==> flow/design.v <==
`timescale 1ns/1ns
module ALU_design(OPA_1,OPB_1,CIN,CLK,RST,CMD,CE,MODE,INP_VALID,COUT,OFLOW,RES,G,E,L,ERR);
    parameter WIDTH_O = 8;
    parameter WIDTH_C = 4;
    parameter WIDTH_RES = 2 * WIDTH_O;
    input [WIDTH_O-1:0] OPA_1, OPB_1;
    input CLK, RST, CE, MODE, CIN;
    input [WIDTH_C-1:0] CMD;
    input [1:0]INP_VALID;
    output reg signed [WIDTH_RES-1:0] RES = 'b0;
    output reg COUT = 1'b0;
    output reg OFLOW = 1'b0;
    output reg G = 1'b0;
    output reg E = 1'b0;
    output reg L = 1'b0;
    output reg ERR = 1'b0;
    reg [WIDTH_O-1:0] OPA, OPB;
    integer shift; 
    reg signed [WIDTH_RES-1:0] RES_temp;
    reg COUT_temp, OFLOW_temp, G_temp, E_temp, L_temp, ERR_temp;
    reg [WIDTH_O-1:0]OPA_2,OPB_2;
    always@(posedge CLK or posedge RST)begin   
        if (RST) begin
            OPA <= 0;
            OPB <= 0;
        end else begin
            OPA <= OPA_1;
            OPB <= OPB_1;
        end
    end
    always @(posedge CLK) begin
        case (CMD)
            4'b1001: begin
                OPA_2 = OPA + 1;
                OPB_2 = OPB + 1;
            end
            4'b1010: begin
                OPA_2 = OPA << 1;
                OPB_2 = OPB;
            end
            default: begin
                OPA_2 = OPA;
                OPB_2 = OPB;
            end
        endcase
    end
    always @(posedge CLK or posedge RST) begin
        if (RST) begin
            RES   <= 0;
            COUT  <= 0;
            OFLOW <= 0;
            G     <= 0;
            E     <= 0;
            L     <= 0;
            ERR   <= 0;
        end else if (CE) begin
            RES   <= RES_temp;
            COUT  <= COUT_temp;
            OFLOW <= OFLOW_temp;
            G     <= G_temp;
            E     <= E_temp;
            L     <= L_temp;
            ERR   <= ERR_temp;
        end
    end
always @(*) begin
    if (RST) begin
        RES_temp   = {WIDTH_RES+1{1'b0}};
        COUT_temp  = 1'b0;
        OFLOW_temp = 1'b0;
        G_temp     = 1'b0;
        E_temp     = 1'b0;
        L_temp     = 1'b0;
        ERR_temp   = 1'b0;
    end 
    else if (CE) begin
        RES_temp   = {WIDTH_RES+1{1'b0}};
        COUT_temp  = 1'b0;
        OFLOW_temp = 1'b0;
        G_temp     = 1'b0;
        E_temp     = 1'b0;
        L_temp     = 1'b0;
        ERR_temp   = 1'b0;
        if (MODE == 1'b1) begin
		RES_temp = {WIDTH_RES+1{1'b0}};
                COUT_temp = 1'b0;
                OFLOW_temp = 1'b0;
                G_temp = 1'b0;
                E_temp = 1'b0;
                L_temp = 1'b0;
                ERR_temp = 1'b0;
            if (INP_VALID == 2'b11) begin
                    case (CMD)
                    4'b0000: 
                    begin
                        RES_temp[WIDTH_O-1:0] = OPA + OPB;
                        COUT_temp = RES_temp[WIDTH_O] ? 1 : 0;
                    end
                    4'b0001: 
                    begin
                        OFLOW_temp = (OPA < OPB) ? 1 : 0;
                        RES_temp = OPA - OPB;
                    end
                    4'b0010: 
                    begin
                        RES_temp = OPA + OPB + CIN;
                        COUT_temp = RES_temp[WIDTH_O] ? 1 : 0;
                    end
                    4'b0011: 
                    begin
                        OFLOW_temp = (OPA < OPB) ? 1 : 0;
                        RES_temp = OPA - OPB - CIN;
                    end
                       4'b0100:
                       begin
                           RES_temp = OPA + 1;               
                           OFLOW_temp = RES_temp[WIDTH_O] ? 1 : 0;
                       end
                   4'b0101:
                       begin
                        RES_temp = OPA - 1;               
                           OFLOW_temp = (OPA < 1'b1) ? 1 : 0;
                       end
                       4'b0110:
                       begin
                           RES_temp = OPB + 1;              
                           OFLOW_temp = RES_temp[WIDTH_O] ? 1 : 0;
                       end
                   4'b0111:
                   begin
                           RES_temp = OPB - 1;              
                           OFLOW_temp = (OPB < 1'b1) ? 1 : 0;
                   end
                   4'b1000: 
                   begin
                        RES_temp = {WIDTH_O+1{1'b0}};
                        if (OPA == OPB)
                        begin
                            E_temp = 1'b1;
                            G_temp = 1'b0;
                            L_temp = 1'b0;
                        end
                        else if (OPA > OPB)
                        begin
                            E_temp = 1'b0;
                            G_temp = 1'b1;
                            L_temp = 1'b0;
                        end
                        else
                        begin
                            E_temp = 1'b0;
                            G_temp = 1'b0;
                            L_temp = 1'b1;
                        end
                   end
                   4'b1001: 
                   begin
                        RES_temp = OPA_2 * OPB_2;
                        COUT_temp = RES_temp[WIDTH_O] ? 1 : 0;
                   end
                   4'b1010: 
                   begin
                        RES_temp = OPA_2 * OPB_2;
                        COUT_temp = RES_temp[WIDTH_O] ? 1 : 0;
                   end
                   4'b1011: 
                   begin
                        RES_temp = $signed(OPA) + $signed(OPB);
                        COUT_temp =  RES_temp[WIDTH_O] ? 1 : 0;
                        OFLOW_temp = (~(OPA[WIDTH_O-1] ^ OPB[WIDTH_O-1])) & (OPA[WIDTH_O-1] ^ RES_temp[WIDTH_O-1]);
                        E_temp = (RES_temp == 0) ? 1 : 0;
                        G_temp = (RES_temp > 0) ? 1 : 0;
                        L_temp = (RES_temp < 0) ? 1 : 0;
                   end
                   4'b1100: 
                   begin
                        RES_temp = $signed(OPA) - $signed(OPB);
                        COUT_temp =  (OPA < OPB) ? 1 : 0;
                        OFLOW_temp =(OPA[WIDTH_O-1] != OPB[WIDTH_O-1]) && (RES_temp[WIDTH_O-1] != OPA[WIDTH_O-1]);
                        E_temp = (RES_temp == 0) ? 1 : 0;
                        G_temp = (RES_temp > 0) ? 1 : 0;
                        L_temp = (RES_temp < 0) ? 1 : 0;
                   end
                   default:
                   begin
                        RES_temp = 'b0;
                        COUT_temp = 1'b0;
                        OFLOW_temp = 1'b0;
                        G_temp = 1'b0;
                        E_temp = 1'b0;
                        L_temp = 1'b0;
                        ERR_temp = 1'b1;
                   end
                   endcase
               end  
            else if (INP_VALID == 2'b01) begin
                       case(CMD)
                       4'b0100:
                       begin
                           RES_temp = OPA + 1;               
                           OFLOW_temp = RES_temp[WIDTH_O] ? 1 : 0;
                       end
                       4'b0101:
                       begin
                        RES_temp = OPA - 1;                
                            OFLOW_temp = (OPA < 1'b1) ? 1 : 0;
                       end
                       endcase
            end
            else if (INP_VALID == 2'b10) begin
                      case(CMD)
                       4'b0110:
                       begin
                           RES_temp = OPB + 1;              
                           OFLOW_temp = RES_temp[WIDTH_O] ? 1 : 0;
                       end
                       4'b0111:
                       begin
                           RES_temp = OPB - 1;             
                           OFLOW_temp = (OPB < 1'b1) ? 1 : 0;
                       end
                       endcase
            end
            else begin
                ERR_temp = 1'b1;
            end
        end 
        else if (MODE == 1'b0) begin
                    RES_temp = 'b0;
                    COUT_temp = 1'b0;
                    OFLOW_temp = 1'b0;
                    G_temp = 1'b0;
                    E_temp = 1'b0;
                    L_temp = 1'b0;
                    ERR_temp = 1'b0;
                    case (CMD)
                        4'b0000: RES_temp = {1'b0, OPA & OPB}; 
                        4'b0001: RES_temp = {1'b0, ~(OPA & OPB)}; 
                        4'b0010: RES_temp = {1'b0, OPA | OPB}; 
                        4'b0011: RES_temp = {1'b0, ~(OPA | OPB)}; 
                        4'b0100: RES_temp = {1'b0, OPA ^ OPB}; 
                        4'b0101: RES_temp = {1'b0, ~(OPA ^ OPB)}; 
                        4'b0110: RES_temp = {1'b0, ~OPA}; 
                        4'b0111: RES_temp = {1'b0, ~OPB}; 
                        4'b1000: RES_temp = {1'b0, OPA >> 1}; 
                        4'b1001: RES_temp = {1'b0, OPA << 1}; 
                        4'b1010: RES_temp = {1'b0, OPB >> 1}; 
                        4'b1011: RES_temp = {1'b0, OPB << 1}; 
                        4'b1100: 
                        begin
                            shift = OPB % WIDTH_O;
                            RES_temp = {1'b0, (OPA << shift) | (OPA >> (WIDTH_O - shift))};
                            if (|OPB[WIDTH_O-1:4])
                                ERR_temp = 1'b1;
                            else
                                ERR_temp = 1'b0;
                        end
                        4'b1101: 
                        begin
                            shift = OPB % WIDTH_O;
                            RES_temp = {1'b0, (OPA >> shift) | (OPA << (WIDTH_O - shift))};
                            if (|OPB[WIDTH_O-1:4])
                                ERR_temp = 1'b1;
                            else
                                ERR_temp = 1'b0;
                        end
                        default:
                        begin
                            RES_temp = 'b0;
                            COUT_temp = 1'b0;
                            OFLOW_temp = 1'b0;
                            G_temp = 1'b0;
                            E_temp = 1'b0;
                            L_temp = 1'b0;
                            ERR_temp = 1'b1;
                        end
                    endcase
        end
    end 
    else begin
        RES_temp   = 'b0;
        COUT_temp  = 1'b0;
        OFLOW_temp = 1'b0;
        G_temp     = 1'b0;
        E_temp     = 1'b0;
        L_temp     = 1'b0;
        ERR_temp   = 1'b0;
    end
end
endmodule
## Tool chain data of ALU_design

What the tools print for ALU_design, step after step.
Line numbers count from 1 in the design file above.
Library cell names are shortened.
The mark -- stands for no value.

- Design top: ALU_design
- Clock: CLK
- Library: sky130hd
- Corner: tt_025C_1v80

## Word-level counts

Source: Yosys, flattened and elaborated, memories not mapped. Widths are those after wreduce; folded enables and synchronous resets count as part of the registers. Registers that Yosys merges into a memory's read port (data or address) are not register bits. Print and check cells do not count.

- Bits of input ports: 27
- Flip-flop bits (word level): 54
- Elaborated cells: 142
- Output and inout port bits: 22

- Magnitude comparators: 8
- Eq/ne operators: 19
- Multipliers: 1
- Reduce/logical cells: 10
- Bitwise operators: 14
- Shift-type cells: 4
- Mux-type cells: 63
- $add $sub $neg: 12

Operators with widths:

| cell | number |
|---|---|
| 8-bit by 8-bit multiplier with 16-bit output | 1 |
| 8-bit case mux with 14-bit select | 1 |
| 8-bit case mux with 11-bit select | 1 |
| 8-bit case mux with 10-bit select | 1 |
| 16-bit 2-to-1 mux | 5 |
| 16-bit case mux with 2-bit select | 2 |
| 1-bit 2-to-1 mux | 43 |
| 8-bit NOT | 5 |
| 16-bit zero test | 2 |
| 8-bit by 32-bit << shifter with 8-bit output | 1 |
| 8-bit by 32-bit right shift with 8-bit output | 1 |
| 4-bit equality test (second input constant) | 6 |
| 8-bit OR | 3 |
| 8-bit by 1-bit adder with 9-bit output (second input constant) | 2 |
| 8-bit by 1-bit subtractor with 9-bit output (second input constant) | 2 |
| 8-bit by 8-bit adder with 9-bit output | 2 |
| 8-bit by 8-bit subtractor with 9-bit output | 2 |
| 9-bit by 1-bit > comparator with 1-bit output (second input constant) | 2 |
| 9-bit by 1-bit less-than comparator with 1-bit output (second input constant) | 2 |
| 16-bit by 1-bit subtractor with 16-bit output | 1 |
| 4-bit by 3-bit equality test with 1-bit output (second input constant) | 4 |
| 8-bit by 1-bit less-than comparator with 1-bit output (second input constant) | 2 |
| 8-bit case mux with 2-bit select | 1 |
| 13-bit OR reduction | 1 |
| 12-bit OR reduction | 1 |
| 9-bit by 1-bit adder with 10-bit output | 1 |
| 1-bit case mux with 3-bit select | 3 |
| 4-bit by 2-bit equality test with 1-bit output (second input constant) | 2 |

Not listed: further kinds 24, cells in them 31.

## Depth

Yosys ltp: most cells in a row. Word level: on the elaborated netlist, between registers, memories and ports. Mapped: between sequential cells and ports; inverters and the memories' decode and read muxes count.

- Word-level depth: 8
- ABC_AREA: 0
- Depth in mapped cells: 18
- Gate-level depth less buffers: 18

## Mapped cells and area

Yosys stat after the flow's synthesis: flattened, memories mapped to cells. It holds for the ABC_AREA given above (unset counts as 0); a run with the other value may have another netlist.
Totals and module areas in this step are rounded.

- Cell count: 1075
- Sequential area: 0.001271 mm²
- Buffers: 55
- Flip-flops: 54
- Chip area (Yosys): 0.008327 mm²

Cell types:

| cell type | number | area in all (µm²) |
|---|---|---|
| dfrtp_1 | 38 | 950.912 |
| ha_1 | 71 | 888.352 |
| fa_1 | 40 | 800.768 |
| nand2_1 | 106 | 397.882 |
| xnor2_1 | 41 | 359.094 |
| and2_1 | 54 | 337.824 |
| nor2_1 | 86 | 322.81 |
| dfxtp_1 | 16 | 320.307 |
| inv_1 | 80 | 300.288 |
| a21oi_1 | 58 | 290.278 |
| o21ai_0 | 51 | 255.245 |
| mux2i_1 | 19 | 190.182 |
| xor2_1 | 17 | 148.893 |
| nand3_1 | 29 | 145.139 |
| o22ai_1 | 22 | 137.632 |
| nor3_1 | 27 | 135.13 |
| clkbuf_1 | 31 | 116.362 |
| a221oi_1 | 13 | 113.859 |

Other cell types: 66; their cells: 276.

## Timing after synthesis

Path of least setup slack by OpenSTA after synthesis, without wires, with an ideal clock, recovery checks aside; 20% of the period is set as input and as output delay. Where synthesis merged equal registers, the netlist keeps one of their names.

- Path kind: flip-flop to flip-flop
- Start: reg OPB_2[7]
- End: reg RES[14]
- Path slack: 2459 ps
- Delay of the path: 4521 ps
- Clock period: 6980 ps
- Arrival time: 4395 ps
- Path buffers: 0
- Data required time: 6854 ps
- Setup time: 126 ps
- Time at the first pin: 0 ps
- Stages: 18
- Synthesis period reached: 4521 ps

"delay of the path" = arrival - input delay + setup time.
"stages" counts driving pins, that of a launching flip-flop among them; a cell with two outputs on the path counts twice.
"synthesis period reached" is the clock period less the worst setup slack; recovery checks do not enter. This is arithmetic on one report: input and output delays are still those of the set period (20% each).
Between the ends stands the longest chain of elaborated cells between them, by number of cells; it is not shown to be the way that was timed. Of several equally long chains one is given.
Each line given opens the expression or statement behind the cell; cells for indexed reads and writes are added by Yosys, which also makes memories of some case tables.
At most two assigning lines are given for a register; there are more.

- Cell sequence: dfxtp_1 > nand2_1 > fa_1 > fa_1 > inv_1 > fa_1 > inv_1 > fa_1 > inv_1 > ha_1 > nor3_1 > nor2_1 > a31oi_1 > nor2b_1 > o21a_1 > o41ai_1 > xnor2_1 > a221o_1
- Length of the longest elaborated chain: 5
- Elaborated cells on any way between the ends: 5
- Those cells by class: mul: 1; mux: 4

RTL lines, path post-synthesis:

| item | RTL line | text |
|---|---|---|
| start: declaration | 21 | `reg [WIDTH_O-1:0]OPA_2,OPB_2;` |
| start: assignment | 35 | `OPB_2 = OPB + 1;` |
| start: assignment | 39 | `OPB_2 = OPB;` |
| 8-bit by 8-bit multiplier with 16-bit output | 163 | `RES_temp = OPA_2 * OPB_2;` |
| 8-bit case mux with 10-bit select | 93 | `case (CMD)` |
| 16-bit 2-to-1 mux | 92 | `if (INP_VALID == 2'b11) begin` |
| 16-bit 2-to-1 mux | 84 | `if (MODE == 1'b1) begin` |
| 16-bit 2-to-1 mux | 67 | `if (RST) begin` |
| end: assignment | 49 | `RES   <= 0;` |
| end: assignment | 57 | `RES   <= RES_temp;` |
| end: declaration | 10 | `output reg signed [WIDTH_RES-1:0] RES = 'b0;` |

## Worst path after layout

Path of least setup slack in the final report of entry A (OpenROAD, finished layout, wires in). Where an end is a register, its clock arrival counts in the times.
The report prints the path's times to 10 ps; the period is as set.

- Path kind: flip-flop to flip-flop
- Start: reg OPB_2[4]
- End: reg RES[14]
- Data required time: 2980 ps
- Time at the first pin: 310 ps
- Path slack: -1630 ps
- Path buffers: 0
- Setup time: 110 ps
- Arrival time: 4610 ps
- Clock period: 2780 ps
- Stages: 17

Between the ends stands the longest chain of elaborated cells between them, by number of cells; it is not shown to be the way that was timed. Of several equally long chains one is given.
At most two assigning lines are given for a register; there are more.

- Cell sequence: dfxtp_4 > and2_4 > fa_1 > fa_2 > fa_1 > inv_1 > fa_1 > inv_2 > ha_4 > nor3_4 > o21ai_2 > a31oi_4 > nor2b_1 > o21a_1 > o41ai_2 > xnor2_1 > a221o_1
- Length of the longest elaborated chain: 5
- Elaborated cells on any way between the ends: 5
- Those cells by class: mul: 1; mux: 4

RTL lines, path post-layout:

| item | RTL line | text |
|---|---|---|
| start: declaration | 21 | `reg [WIDTH_O-1:0]OPA_2,OPB_2;` |
| start: assignment | 35 | `OPB_2 = OPB + 1;` |
| start: assignment | 39 | `OPB_2 = OPB;` |
| 8-bit by 8-bit multiplier with 16-bit output | 163 | `RES_temp = OPA_2 * OPB_2;` |
| 8-bit case mux with 10-bit select | 93 | `case (CMD)` |
| 16-bit 2-to-1 mux | 92 | `if (INP_VALID == 2'b11) begin` |
| 16-bit 2-to-1 mux | 84 | `if (MODE == 1'b1) begin` |
| 16-bit 2-to-1 mux | 67 | `if (RST) begin` |
| end: assignment | 49 | `RES   <= 0;` |
| end: assignment | 57 | `RES   <= RES_temp;` |
| end: declaration | 10 | `output reg signed [WIDTH_RES-1:0] RES = 'b0;` |

Memo
Re: implementation data of ALU_design

Measured data: module ALU_design, platform sky130hd, 2 stored runs of the flow under differing settings, order arbitrary. Input and output delays are each 20% of the period that was set; the output load is 0.01 pF.
By "time on the worst setup path" is meant the share of the clock period that the worst setup path is allowed (20% is reserved at inputs, 20% at outputs), minus its slack. Clock arrival times at its registers enter into it.
"time on the worst setup path" is known to 10 ps.
Values from the reports are rounded here.

### Entry A

Settings: `period_ns=2.78`, `CORE_UTILIZATION=41`, `PLACE_DENSITY_LB_ADDON=0.2`, `CORE_ASPECT_RATIO=0.7`, `TNS_END_PERCENT=80`, `GPL_ROUTABILITY_DRIVEN=1`, `CTS_CLUSTER_SIZE=21`, `CTS_CLUSTER_DIAMETER=302`, `CAP_MARGIN=20`, `CORE_MARGIN=2`, `SLEW_MARGIN=20`

- Time on the worst setup path: 4410 ps
- Worst path kind: flip-flop to flip-flop
- Summed negative setup slack: -17940 ps
- Final utilization: 62.0%
- Setup slack of the critical path: -1628 ps
- Yosys chip area after synthesis: 0.008327 mm²
- Area inside the die boundary: 0.02148 mm²

### Entry B

Settings: `period_ns=4.89`, `CORE_UTILIZATION=16`, `CAP_MARGIN=20`, `CORE_MARGIN=2`, `SLEW_MARGIN=20`

- Time on the worst setup path: 4640 ps
- Worst path kind: flip-flop to flip-flop
- Summed negative setup slack: 0 ps
- Yosys chip area after synthesis: 0.008327 mm²
- Setup slack of the critical path: 248 ps
- Area inside the die boundary: 0.05388 mm²
- Final utilization: 19.6%
